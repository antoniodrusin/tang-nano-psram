==> flow/design.v <==
module old_mem_driver(
  inout wire [3:0] mem_sio,
  output reg mem_ce_n,
  input clk,
  input [2:0] command,
  input [7:0] mem_command,
  input [23:0] addr,
  output reg [15:0] data_out,
  input [15:0] data_in,
  output reg ready
);
  localparam [2:0] CMD_READ    = 3'b011;
  localparam [2:0] CMD_WRITE   = 3'b010;
  localparam [2:0] CMD_CMD     = 3'b100;
  localparam [7:0] PS_CMD_READ  = 8'hEB;
  localparam [7:0] PS_CMD_WRITE = 8'h38;
  localparam [7:0] PS_CMD_RSTEN = 8'h66;
  localparam [7:0] PS_CMD_RST   = 8'h99;
  localparam [7:0] PS_CMD_QPI   = 8'h35;
  localparam [2:0] STEP_IDLE    = 0;
  localparam [2:0] STEP_SPI_CMD = 1;
  localparam [2:0] STEP_QPI_CMD = 2; 
  localparam [2:0] STEP_ADDR    = 3; 
  localparam [2:0] STEP_WAIT    = 4; 
  localparam [2:0] STEP_READ    = 5; 
  localparam [2:0] STEP_WRITE   = 6; 
  localparam [2:0] STEP_BRSTDLY = 7; 
  reg [7:0] rout = 0;
  reg [3:0] counter = 0;
  reg [2:0] excommand = 0;
  reg [2:0] step = 0;
  reg [3:0] sio = 0;
  reg [23:0] mem_addr = 0;
  reg [15:0] data = 0;
  reg done = 0;
  reg reading = 0;
  assign mem_sio = sio;
  initial begin
    mem_ce_n <= 1;
    ready <= 1;
  end
  always_ff @(posedge clk) begin
    if ( step == STEP_IDLE  ) begin
      if ( command != 0) begin
        excommand = command;
        ready <= 0;
        case ( excommand ) 
          CMD_READ: begin 
            rout <= PS_CMD_READ;
            step <= STEP_QPI_CMD;  
            mem_addr <= addr;
          end
          CMD_WRITE: begin    
            rout <= PS_CMD_WRITE;
            step <= STEP_QPI_CMD; 
            mem_addr <= addr;
            data <= data_in;
          end
          CMD_CMD: begin  
            rout <= mem_command;
            step <= STEP_SPI_CMD;
          end
        endcase
      end
    end
    else counter <= counter + 1'd1;
    case (step)
      STEP_SPI_CMD: begin        
        mem_ce_n <= 0;
        {sio[0], rout[7:1]} <= rout;
        sio[3:1] <= 3'bzzz;
        if ( counter == 7 )
          done <= 1;
      end
      STEP_QPI_CMD: begin   
        mem_ce_n <= 0;
        sio <= counter == 0 ? rout[7:4] : rout[3:0];
        if ( counter == 1 ) begin
          counter <= 0;
          step <= STEP_ADDR;                     
        end
      end
      STEP_ADDR: begin
        {sio, mem_addr[23:4]} <= mem_addr;        
        if ( counter == 5 ) begin
          counter <= 0;
          case (excommand)
            CMD_READ: step <= STEP_WAIT;
            CMD_WRITE: step <= STEP_WRITE;
          endcase
        end
      end
      STEP_WAIT: begin
        sio <= 4'bzzzz;
        if ( counter == 5 ) begin
          counter <= 0;
          step <= STEP_READ;
        end
      end
      STEP_WRITE: begin        
        {sio, data[15:4]} <= data;
        if ( counter[2] == 1 ) begin
          mem_ce_n <= 1;
          counter <= 0;
          step <= STEP_BRSTDLY;
        end
      end
      STEP_READ: begin
        reading <= 1;
        if ( counter[2] == 1 ) 
        begin
          mem_ce_n <= 1;
          reading <= 0;
          counter <= 0;
          step <= STEP_BRSTDLY;
        end
      end
      STEP_BRSTDLY: begin
        sio[3:0] <= 0;
        if ( counter[1] == 1 ) begin  
          done <= 1;
        end    
      end
    endcase
    if ( reading ) begin  
      data_out[15:0] = {data_out[11:0], sio[3:0]};      
    end
    if ( done ) begin 
      counter <= 0;
      step <= STEP_IDLE;
      mem_ce_n <= 1;
      sio[3:0] <= 0;
      ready <= 1;
      done <= 0;
    end
  end
endmodule
Reports on old_mem_driver:

What the tools print for old_mem_driver, step after step.
Lines are those of the file above, counted from 1.
Library cell names are shortened.
Not given: -

* top: old_mem_driver
* clock input: clk
* standard-cell library: sky130hd
* library corner: tt_025C_1v80

Elaborated design:

Source: Yosys, flattened and elaborated, memories not mapped. Widths are those after wreduce. Registers that Yosys merges into a memory's read port (data or address) are not register bits. Print and check cells do not count. Equal cells are merged and count once.

* $add $sub $neg: 1
* mux-type cells: 38
* equality and inequality tests: 16
* reductions and logical operators: 29

Operator list (number)
* 20-bit two-way mux: 4
* 12-bit two-way mux: 4
* 3-bit two-way mux: 8
* 7-bit parallel mux with 3-bit select: 1
* 7-bit two-way mux: 3
* 4-bit two-way mux: 5
* 3-bit by 2-bit == test with 1-bit output (second input constant): 6
* 3-bit AND reduction: 6
* 2-bit nonzero test: 8
* 3-bit == test (second input constant): 5
* 3-bit parallel mux with 5-bit select: 1
* 4-bit parallel mux with 3-bit select: 1
* 3-bit parallel mux with 4-bit select: 1
* 3-bit parallel mux with 2-bit select: 2
* 2-bit OR reduction: 5
* 3-bit nonzero test: 3
* 4-bit by 3-bit == test with 1-bit output (second input constant): 2
* 6-bit nonzero test: 1
* 1-bit parallel mux with 6-bit select: 1
* 5-bit nonzero test: 1
* 2-bit AND reduction: 2
* 4-bit by 1-bit adder with 4-bit output (second input constant): 1
* 4-bit by 1-bit == test with 1-bit output (second input constant): 1
* 4-bit logical NOT: 1
* 4-bit nonzero test: 1
* 1-bit parallel mux with 2-bit select: 2
* 1-bit two-way mux: 4
* 3-bit by 1-bit == test with 1-bit output (second input constant): 1

Not listed: further kinds 3, cells in them 3.

* input bits: 52
* flip-flop bits (word level): 82
* output and inout bits: 22

Logic depth:

Depth = most cells in a row (Yosys ltp): at word level without a register or memory, in the mapped netlist without a sequential cell, where the memories' decode and read muxes count.

* word-level depth: 8
* ABC_AREA: 0
* depth in mapped cells: 6

Mapped cells and area:

Yosys stat after the flow's synthesis: flattened, memories mapped to cells. It holds for the ABC_AREA given above (unset counts as 0); a run with the other value may have another netlist.
The area totals of this step are shown rounded.

* chip area (Yosys): 3660 µm²
* cell count: 268
* mapped flip-flops: 82
* buffers: 14

Cells by type
* edfxtp_1: number 65, area in all 1.95E+03 µm²
* dfxtp_1: number 17, area in all 340.326 µm²
* mux2_2: number 30, area in all 337.824 µm²
* o21ai_0: number 12, area in all 60.058 µm²
* a21oi_1: number 11, area in all 55.053 µm²
* nand2_1: number 13, area in all 48.797 µm²
* nor2_1: number 12, area in all 45.043 µm²
* nor3_1: number 9, area in all 45.043 µm²
* ha_1: number 3, area in all 37.536 µm²
* inv_1: number 10, area in all 37.536 µm²
* a22o_1: number 4, area in all 35.034 µm²
* buf_2: number 7, area in all 35.034 µm²
* mux2_1: number 3, area in all 33.782 µm²
* nand2b_1: number 5, area in all 31.28 µm²
* nor2b_1: number 5, area in all 31.28 µm²
* mux2i_1: number 3, area in all 30.029 µm²
* a21o_1: number 3, area in all 22.522 µm²
* buf_4: number 3, area in all 22.522 µm²

Other cell types: 38; their cells: 53.

Worst setup path after synthesis:

OpenSTA on the mapped netlist: ideal clock, no wires. The path of least setup slack (recovery checks aside). Input and output delay are each 20% of the period. Register names are those of the netlist, which keeps one name where synthesis merged equal registers.

* path kind: register -> register
* start point: register step[0]
* end point: register data[10]
* path delay: 2.283 ns
* stages: 5
* period: 2.69 ns
* data required time: 2.292 ns
* path slack: 0.407 ns
* setup time: 0.398 ns
* data arrival time: 1.885 ns
* time at the first pin: 0.000 ns
* synthesis period reached: 2.283 ns

"path delay" = arrival - input delay + setup time.
"stages": output pins that drive a net of the path, with the launching flip-flop's if there is one; two outputs of one cell count as two.
"synthesis period reached" is the clock period less the worst setup slack; recovery checks do not enter. This is arithmetic on one report: input and output delays are still those of the set period (20% each).
Between the ends stands the longest chain of elaborated cells between them, by number of cells; it is not shown to be the way that was timed. Of several equally long chains one is given.
A line is the first line of the expression or statement that the cell stems from. Yosys adds cells for indexed reads and writes and turns some case tables into memories.
At most two assigning lines are given for a register; there are more.
Only ways into the end's enable, where the timed path ends, are counted here.

* cell sequence: dfxtp_1 -> buf_4 -> nor3_4 -> nand2_1 -> o21ai_0
* cells in the longest elaborated chain: 3

Ends and longest elaborated chain, post-synthesis
* start, declared: line 31 `reg [2:0] step = 0;`
* start, assigned: line 50 `step <= STEP_QPI_CMD;`
* start, assigned: line 55 `step <= STEP_QPI_CMD;`
* 3-bit == test: line 67 `case (step)`
* 2-bit nonzero test
* 3-bit AND reduction
* end, assigned: line 57 `data <= data_in;`
* end, declared: line 34 `reg [15:0] data = 0;`

Worst path after layout:

Path of least setup slack in the final report of run 2 (OpenROAD, finished layout, wires in). Where an end is a register, its clock arrival counts in the times.

* path kind: register -> register
* start point: register step[1]
* end point: register rout[3]
* stages: 5
* time at the first pin: 0.34 ns
* data arrival time: 2.06 ns
* path slack: 0.79 ns
* period: 2.82 ns
* setup time: 0.30 ns
* data required time: 2.85 ns

Between the ends stands the longest chain of elaborated cells between them, by number of cells; it is not shown to be the way that was timed. Of several equally long chains one is given.
At most two assigning lines are given for a register; there are more.
Only ways into the end's enable, where the timed path ends, are counted here.

* cell sequence: dfxtp_1 -> buf_4 -> or3_1 -> nor2_1 -> or2_2
* cells in the longest elaborated chain: 3

Ends and longest elaborated chain, post-layout
* start, declared: line 31 `reg [2:0] step = 0;`
* start, assigned: line 50 `step <= STEP_QPI_CMD;`
* start, assigned: line 55 `step <= STEP_QPI_CMD;`
* 3-bit by 1-bit == test with 1-bit output: line 67 `case (step)`
* 4-bit nonzero test
* 3-bit AND reduction
* end, assigned: line 54 `rout <= PS_CMD_WRITE;`
* end, assigned: line 60 `rout <= mem_command;`
* end, declared: line 28 `reg [7:0] rout = 0;`

Ticket comment

Module old_mem_driver, platform sky130hd: 2 stored runs of the flow (Yosys, OpenROAD) with differing settings, in no particular order. Input and output delays are each 20% of the period that was set; the output load is 0.01 pF.
"clock period reached" is the run's clock period less its worst setup slack. It is reckoned from that one timing run; input and output delays stay at 20% of the period that was set.
"worst path time" is the time allowed to the run's worst setup path (the clock period less input and output delay, where it has them) less its slack. Clock arrival times count: a late capture clock shortens it, a late launch clock lengthens it.
"power consumption" is the tool's figure for a default switching activity; nothing was simulated.
Measured values are rounded.

### Run 1

==> flow/run.sh <==
#!/bin/bash
# the make line also repeats the synthesis and layout settings of config.mk as NAME=value (left out here)
make -C /OpenROAD-flow-scripts/flow DESIGN_CONFIG=/design/flow/config.mk WORK_HOME=/design/flow/orfs CLKGATE_MAP_FILE= finish
==> flow/config.mk <==
export PLATFORM = sky130hd
export DESIGN_NAME = old_mem_driver
export DESIGN_NICKNAME = old_mem_driver
export VERILOG_FILES = /design/flow/design.v
export SDC_FILE = /design/flow/constraint.sdc
export NUM_CORES = 4
export LEC_CHECK = 0
export CAP_MARGIN = 20
export CELL_PAD_IN_SITES_DETAIL_PLACEMENT = 2
export CORE_MARGIN = 2
export CORE_UTILIZATION = 70
export CTS_CLUSTER_DIAMETER = 169
export CTS_CLUSTER_SIZE = 79
export PLACE_DENSITY = 0.55
export SETUP_SLACK_MARGIN = 0.04
export SLEW_MARGIN = 35
export TNS_END_PERCENT = 25
==> flow/constraint.sdc <==
create_clock -name core_clock -period 2.51 [get_ports {clk}]
set_input_delay 0.5020 -clock core_clock [delete_from_list [all_inputs] [get_ports {clk}]]
set_output_delay 0.5020 -clock core_clock [all_outputs]
set_load 0.01 [all_outputs]

Outcome of run 1: not finished: placement ended with a tool error

### Run 2

==> flow/run.sh <==
#!/bin/bash
# the make line also repeats the synthesis and layout settings of config.mk as NAME=value (left out here)
make -C /OpenROAD-flow-scripts/flow DESIGN_CONFIG=/design/flow/config.mk WORK_HOME=/design/flow/orfs CLKGATE_MAP_FILE= finish
==> flow/config.mk <==
export PLATFORM = sky130hd
export DESIGN_NAME = old_mem_driver
export DESIGN_NICKNAME = old_mem_driver
export VERILOG_FILES = /design/flow/design.v
export SDC_FILE = /design/flow/constraint.sdc
export NUM_CORES = 4
export LEC_CHECK = 0
export ABC_AREA = 0
export CAP_MARGIN = 15
export CELL_PAD_IN_SITES_GLOBAL_PLACEMENT = 1
export CORE_MARGIN = 2
export CORE_UTILIZATION = 30
export GPL_ROUTABILITY_DRIVEN = 1
export HOLD_SLACK_MARGIN = 0.08
export PLACE_DENSITY_LB_ADDON = 0.03
export SLEW_MARGIN = 25
==> flow/constraint.sdc <==
create_clock -name core_clock -period 2.82 [get_ports {clk}]
set_input_delay 0.5640 -clock core_clock [delete_from_list [all_inputs] [get_ports {clk}]]
set_output_delay 0.5640 -clock core_clock [all_outputs]
set_load 0.01 [all_outputs]

Results of run 2:
- Post-synthesis cell area: 3660 µm²
- Overall die area: 13100 µm²
- Std-cell area (final layout): 4830 µm²
- Post-layout utilization: 0.404
- Setup slack of the critical path: 0.794 ns
- Summed negative setup slack: 0.000 ns
- Smallest hold slack: 0.322 ns
- Power consumption: 4.79 mW
- Clock period reached: 2.026 ns
- Worst path time: 2.03 ns
- Class of the worst setup path: register -> register
