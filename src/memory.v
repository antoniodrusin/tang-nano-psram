==> flow/design.v <==
module memory (
  input button0,
  input clk,
  output reg out_ready,              
  input [23:0] addr,
  input read_strobe,
  output [15:0] data_out,
  input write_strobe,
  input[15:0] data_in,
  input [7:0] mem_150us_clock_count,  
  inout wire [3:0] mem_sio,    
  output wire mem_ce_n,        
  output wire mem_clk          
);
  localparam [2:0] STEP_DELAY = 0;  
  localparam [2:0] STEP_RSTEN = 1;
  localparam [2:0] STEP_RST = 2;
  localparam [2:0] STEP_SPI2QPI = 3;
  localparam [2:0] STEP_IDLE = 4;
  reg [15:0] counter = 0; 
  reg [2:0] step = 0;
  reg initialized = 0;  
  assign mem_clk = ~clk;
  wire driver_ce_n;
  wire [3:0] driver_sio_out;  
  wire driver_ready;
  wire driver_sio_outputen;
  mem_driver mem_driver(
    clk,
    read_strobe,
    write_strobe,
    addr,
    data_out,
    data_in,
    driver_ready,
    mem_sio,
    driver_sio_out,
    driver_sio_outputen,
    driver_ce_n
  );
  wire command_ce_n;
  reg command_strobe = 0;
  reg [7:0] command;
  spi_command spi_command(
    clk,
    command,
    command_strobe,
    command_ready,
    command_line,
    command_ce_n
  );
  reg initializing = 0;
  always_ff @(posedge clk) begin
    if ( !initialized ) 
      if ( command_ready && !command_strobe) 
        case (step)
          STEP_DELAY: begin 
            if( !button0 ) counter <= counter + 1'd1;
            if ( counter[15:8] == mem_150us_clock_count ) begin            
              initializing <= 1;
              step <= STEP_RSTEN;
            end
          end
          STEP_RSTEN: begin                    
            command <= spi_command.PS_CMD_RSTEN;
            command_strobe <= 1;
            step <= STEP_RST;
          end
          STEP_RST: begin
            command <= spi_command.PS_CMD_RST;
            command_strobe <= 1;
            step <= STEP_SPI2QPI;
          end      
          STEP_SPI2QPI: begin
            command <= spi_command.PS_CMD_QPI;
            command_strobe <= 1;
            step <= STEP_IDLE;
          end
          STEP_IDLE: begin
            initialized <= 1;
          end
        endcase
    if ( command_strobe ) command_strobe <= 0;      
  end
  assign out_ready = initialized && driver_ready;
  assign mem_ce_n = command_ce_n && driver_ce_n;
  assign mem_sio = command_ce_n 
    ? (driver_sio_outputen ? driver_sio_out : 4'hZ ) 
    : ({ 3'bzzz, command_line });  
endmodule
module mem_driver(
  input clk,
  input read_strobe,
  input write_strobe,
  input [23:0] addr,
  output reg [15:0] data_out,
  input [15:0] data_in,
  output reg ready,
  input wire [3:0] mem_sio_in,
  output reg [3:0] mem_sio_out,
  output reg mem_sio_outputen,
  output reg mem_ce_n
);
  localparam [7:0] PS_CMD_READ  = 8'hEB;
  localparam [7:0] PS_CMD_WRITE = 8'h38;
  reg [3:0] sio_out = 0;
  reg reading = 0;
  reg writing = 0;
  reg [4:0] counter = 0; 
  reg [15:0] data_write;
  initial mem_ce_n = 1;  
  assign ready = !reading && !writing && mem_ce_n;  
  always_ff @(posedge clk) begin    
    if ( ready ) begin      
      if ( read_strobe ) begin
        reading <= 1; 
        counter <= 0;
      end
      else if ( write_strobe ) begin
        writing <= 1;
        counter <= 0;
        data_write <= data_in;
      end
    end
    else begin
      counter <= counter + 1'd1;
      case (counter) 
        0: begin 
              mem_ce_n <= 0;
              mem_sio_outputen <= 1;
              mem_sio_out <= reading ? PS_CMD_READ[7:4] : PS_CMD_WRITE[7:4];
           end
        1: mem_sio_out <= reading ? PS_CMD_READ[3:0] : PS_CMD_WRITE[3:0];
        2: mem_sio_out <= addr[23:20];
        3: mem_sio_out <= addr[19:16];
        4: mem_sio_out <= addr[15:12];
        5: mem_sio_out <= addr[11:8];
        6: mem_sio_out <= addr[7:4];
        7: mem_sio_out <= addr[3:0];
        default: begin
          if ( reading ) begin
            if ( counter > 13 ) begin  
              mem_sio_outputen <= 0;
              data_out = {data_out[11:0], mem_sio_in};
              if ( counter == 18 ) reading <= 0;
            end
          end 
          else if ( writing ) begin
            {mem_sio_out, data_write[15:4]} = data_write;
            if ( counter == 11 ) writing <= 0;
          end
          else    
            mem_ce_n <= 1;
        end
      endcase    
    end
  end
endmodule
module spi_command(  
  input clk,
  input [7:0] command,
  input strobe,
  output reg ready,
  output reg line,
  output reg ce_n
);
  localparam [7:0] PS_CMD_RSTEN = 8'h66;
  localparam [7:0] PS_CMD_RST   = 8'h99;
  localparam [7:0] PS_CMD_QPI   = 8'h35;
  reg [7:0] shifter;
  reg sendcommand = 0;
  reg [2:0] command_ctr = 0;
  always_ff @(posedge clk) begin       
    if ( ready && strobe ) begin
       sendcommand <= 1;    
       shifter <= command;
       command_ctr <= 0;      
    end
    else if ( sendcommand ) begin
      shifter <= shifter << 1;
      command_ctr <= command_ctr + 1'd1;
      if ( command_ctr == 3'd7 ) begin
        sendcommand <= 0;
      end
    end      
  end
  assign line = shifter[7];  
  assign ce_n = ~sendcommand;
  assign ready = ce_n;
endmodule
Tool chain data of memory
What the tools print for memory, step after step.
Lines are those of the file above, counted from 1.
Operators carry their Yosys type and port widths (W data, S select, Z words).
Library cell names are shortened.
{"block": "inputs", "top_module": "memory", "clock_port": "clk", "lib": "sky130hd", "pvt_corner": "tt_025C_1v80"}

Word level
Counts by Yosys on the flattened word-level netlist (proc, flatten, opt, wreduce; memories kept). Register bits leave out memories and registers merged into their read ports (data or address). Print and check cells are left out.
{"block": "bits", "register_bits": 86, "in_bits": 52, "out_inout_bits": 23, "wordCells": 133}
{"block": "op_classes", "n_addsub": 3, "n_cmp": 1, "equal": 25, "mux": 45, "bitwise": 9, "n_reduce_logical": 33}
{"block": "ops", "operator": "$mux W12", "count": 6}
{"block": "ops", "operator": "$pmux W4 S8", "count": 1}
{"block": "ops", "operator": "$reduce_and A4 Y1", "count": 6}
{"block": "ops", "operator": "$pmux W8 S3", "count": 1}
{"block": "ops", "operator": "$mux W1", "count": 22}
{"block": "ops", "operator": "$eq A5 B3 Y1 const B", "count": 4}
{"block": "ops", "operator": "$mux W4", "count": 5}
{"block": "ops", "operator": "$add A16 B1 Y16 const B", "count": 1}
{"block": "ops", "operator": "$mux W8", "count": 2}
{"block": "ops", "operator": "$mux W5", "count": 3}
{"block": "ops", "operator": "$ne A2 B2 Y1 const B", "count": 7}
{"block": "ops", "operator": "$pmux W3 S4", "count": 1}
{"block": "ops", "operator": "$eq A5 B2 Y1 const B", "count": 2}
{"block": "ops", "operator": "$not A1 Y1", "count": 9}
{"block": "ops", "operator": "$reduce_and A3 Y1", "count": 3}
{"block": "ops", "operator": "$ne A9 B9 Y1 const B", "count": 1}
{"block": "ops", "operator": "$reduce_bool A9 Y1", "count": 1}
{"block": "ops", "operator": "$reduce_bool A2 Y1", "count": 4}
{"block": "ops", "operator": "$eq A8 B8 Y1", "count": 1}
{"block": "ops", "operator": "$reduce_or A8 Y1", "count": 1}
{"block": "ops", "operator": "$reduce_or A7 Y1", "count": 1}
{"block": "ops", "operator": "$logic_and A1 B1 Y1", "count": 6}
{"block": "ops", "operator": "$eq A3 B2 Y1 const B", "count": 2}
{"block": "ops", "operator": "$eq A3 B3 Y1 const B", "count": 2}
{"block": "ops", "operator": "$reduce_or A3 Y1", "count": 2}
{"block": "ops", "operator": "$add A5 B1 Y5 const B", "count": 1}
{"block": "ops", "operator": "$eq A5 B1 Y1 const B", "count": 1}
{"block": "ops", "operator": "$gt A5 B4 Y1 const B", "count": 1}
Other operator kinds: 16; their cells: 19.

Logic depth
Depth = most cells in a row (Yosys ltp): at word level without a register or memory, in the mapped netlist without a sequential cell, where the memories' decode and read muxes count.
{"block": "logic_depth", "word_depth": 6, "abc_area": 0, "mapped_depth": 7, "depth_no_buf": 6}

Mapped cells and area
Yosys stat after the flow's synthesis: flattened, memories mapped to cells. It holds for the ABC_AREA given above (unset counts as 0); a run with the other value may have another netlist.
{"block": "synth_totals", "cells": 283, "yosys_area_um2": 3301.9, "seqArea_um2": 2011.9, "ff_cells": 69, "n_buf": 11}
{"block": "types", "cell_type": "edfxtp_1", "count": 63, "area_total_um2": 1.89E+03}
{"block": "types", "cell_type": "nand2_1", "count": 56, "area_total_um2": 210.202}
{"block": "types", "cell_type": "xor2_1", "count": 15, "area_total_um2": 131.376}
{"block": "types", "cell_type": "dfxtp_1", "count": 6, "area_total_um2": 120.115}
{"block": "types", "cell_type": "xnor2_1", "count": 11, "area_total_um2": 96.342}
{"block": "types", "cell_type": "ha_1", "count": 7, "area_total_um2": 87.584}
{"block": "types", "cell_type": "nor2_1", "count": 23, "area_total_um2": 86.333}
{"block": "types", "cell_type": "nand3_1", "count": 10, "area_total_um2": 50.048}
{"block": "types", "cell_type": "a21oi_1", "count": 8, "area_total_um2": 40.038}
{"block": "types", "cell_type": "mux2i_1", "count": 4, "area_total_um2": 40.038}
{"block": "types", "cell_type": "a221oi_1", "count": 4, "area_total_um2": 35.034}
{"block": "types", "cell_type": "buf_2", "count": 7, "area_total_um2": 35.034}
{"block": "types", "cell_type": "inv_1", "count": 9, "area_total_um2": 33.782}
{"block": "types", "cell_type": "nand2b_1", "count": 5, "area_total_um2": 31.28}
{"block": "types", "cell_type": "nor2b_1", "count": 5, "area_total_um2": 31.28}
{"block": "types", "cell_type": "nor4_1", "count": 5, "area_total_um2": 31.28}
{"block": "types", "cell_type": "o21ai_0", "count": 6, "area_total_um2": 30.029}
{"block": "types", "cell_type": "o22a_1", "count": 3, "area_total_um2": 26.275}
Not listed: further types 26, cells in them 36.
By module: a second synthesis without flattening, with its own total; a netlist apart from the flattened one above.
{"block": "hier_totals", "hier_cells": 303, "area_unflattened_um2": 3763.6}
Each row is one instance without its submodules.
{"block": "modules", "mod": "mem_driver", "n_inst": 1, "cells": 175, "mod_area_um2": 2107.0, "mod_seq_area_um2": 1351.3}
{"block": "modules", "mod": "memory", "n_inst": 1, "cells": 91, "mod_area_um2": 1098.6, "mod_seq_area_um2": 610.6}
{"block": "modules", "mod": "spi_command", "n_inst": 1, "cells": 37, "mod_area_um2": 558.0, "mod_seq_area_um2": 320.3}

Lab notebook: memory

Settings and measured results of 2 stored flow runs for module memory (sky130hd), not sorted in any way. The constraints put input and output delay at 20% of the set period each and load the outputs with 0.01 pF.
By "design_power_mw" is meant OpenSTA's value without simulated activity: inputs other than the clock are taken to toggle once in ten clock periods, and the tool carries that through the logic.

{"run": "flow run A", "settings": { "period_ns": 3.05, "CORE_UTILIZATION": 39, "CAP_MARGIN": 20, "CORE_MARGIN": 2, "SLEW_MARGIN": 20 }, "results": { "ws_hold_ns": 0.372, "tns_ns": 0.000, "design.die.area_um2": 9218.9, "cell_area_final_um2": 4264.1, "setup_ws_ns": 0.402, "utilization_pct": 51.9, "design_power_mw": 3.257, "ys_area_um2": 3301.9 }}
{"run": "flow run B", "settings": { "period_ns": 2.85, "CORE_UTILIZATION": 42, "CORE_MARGIN": 3, "GPL_TIMING_DRIVEN": 0, "GPL_ROUTABILITY_DRIVEN": 0, "CTS_CLUSTER_SIZE": 50, "SLEW_MARGIN": 25, "CAP_MARGIN": 20 }, "results": { "ws_hold_ns": 0.328, "tns_ns": 0.000, "design.die.area_um2": 8961.5, "cell_area_final_um2": 4339.2, "setup_ws_ns": 0.238, "utilization_pct": 58.3, "design_power_mw": 3.613, "ys_area_um2": 3301.9 }}
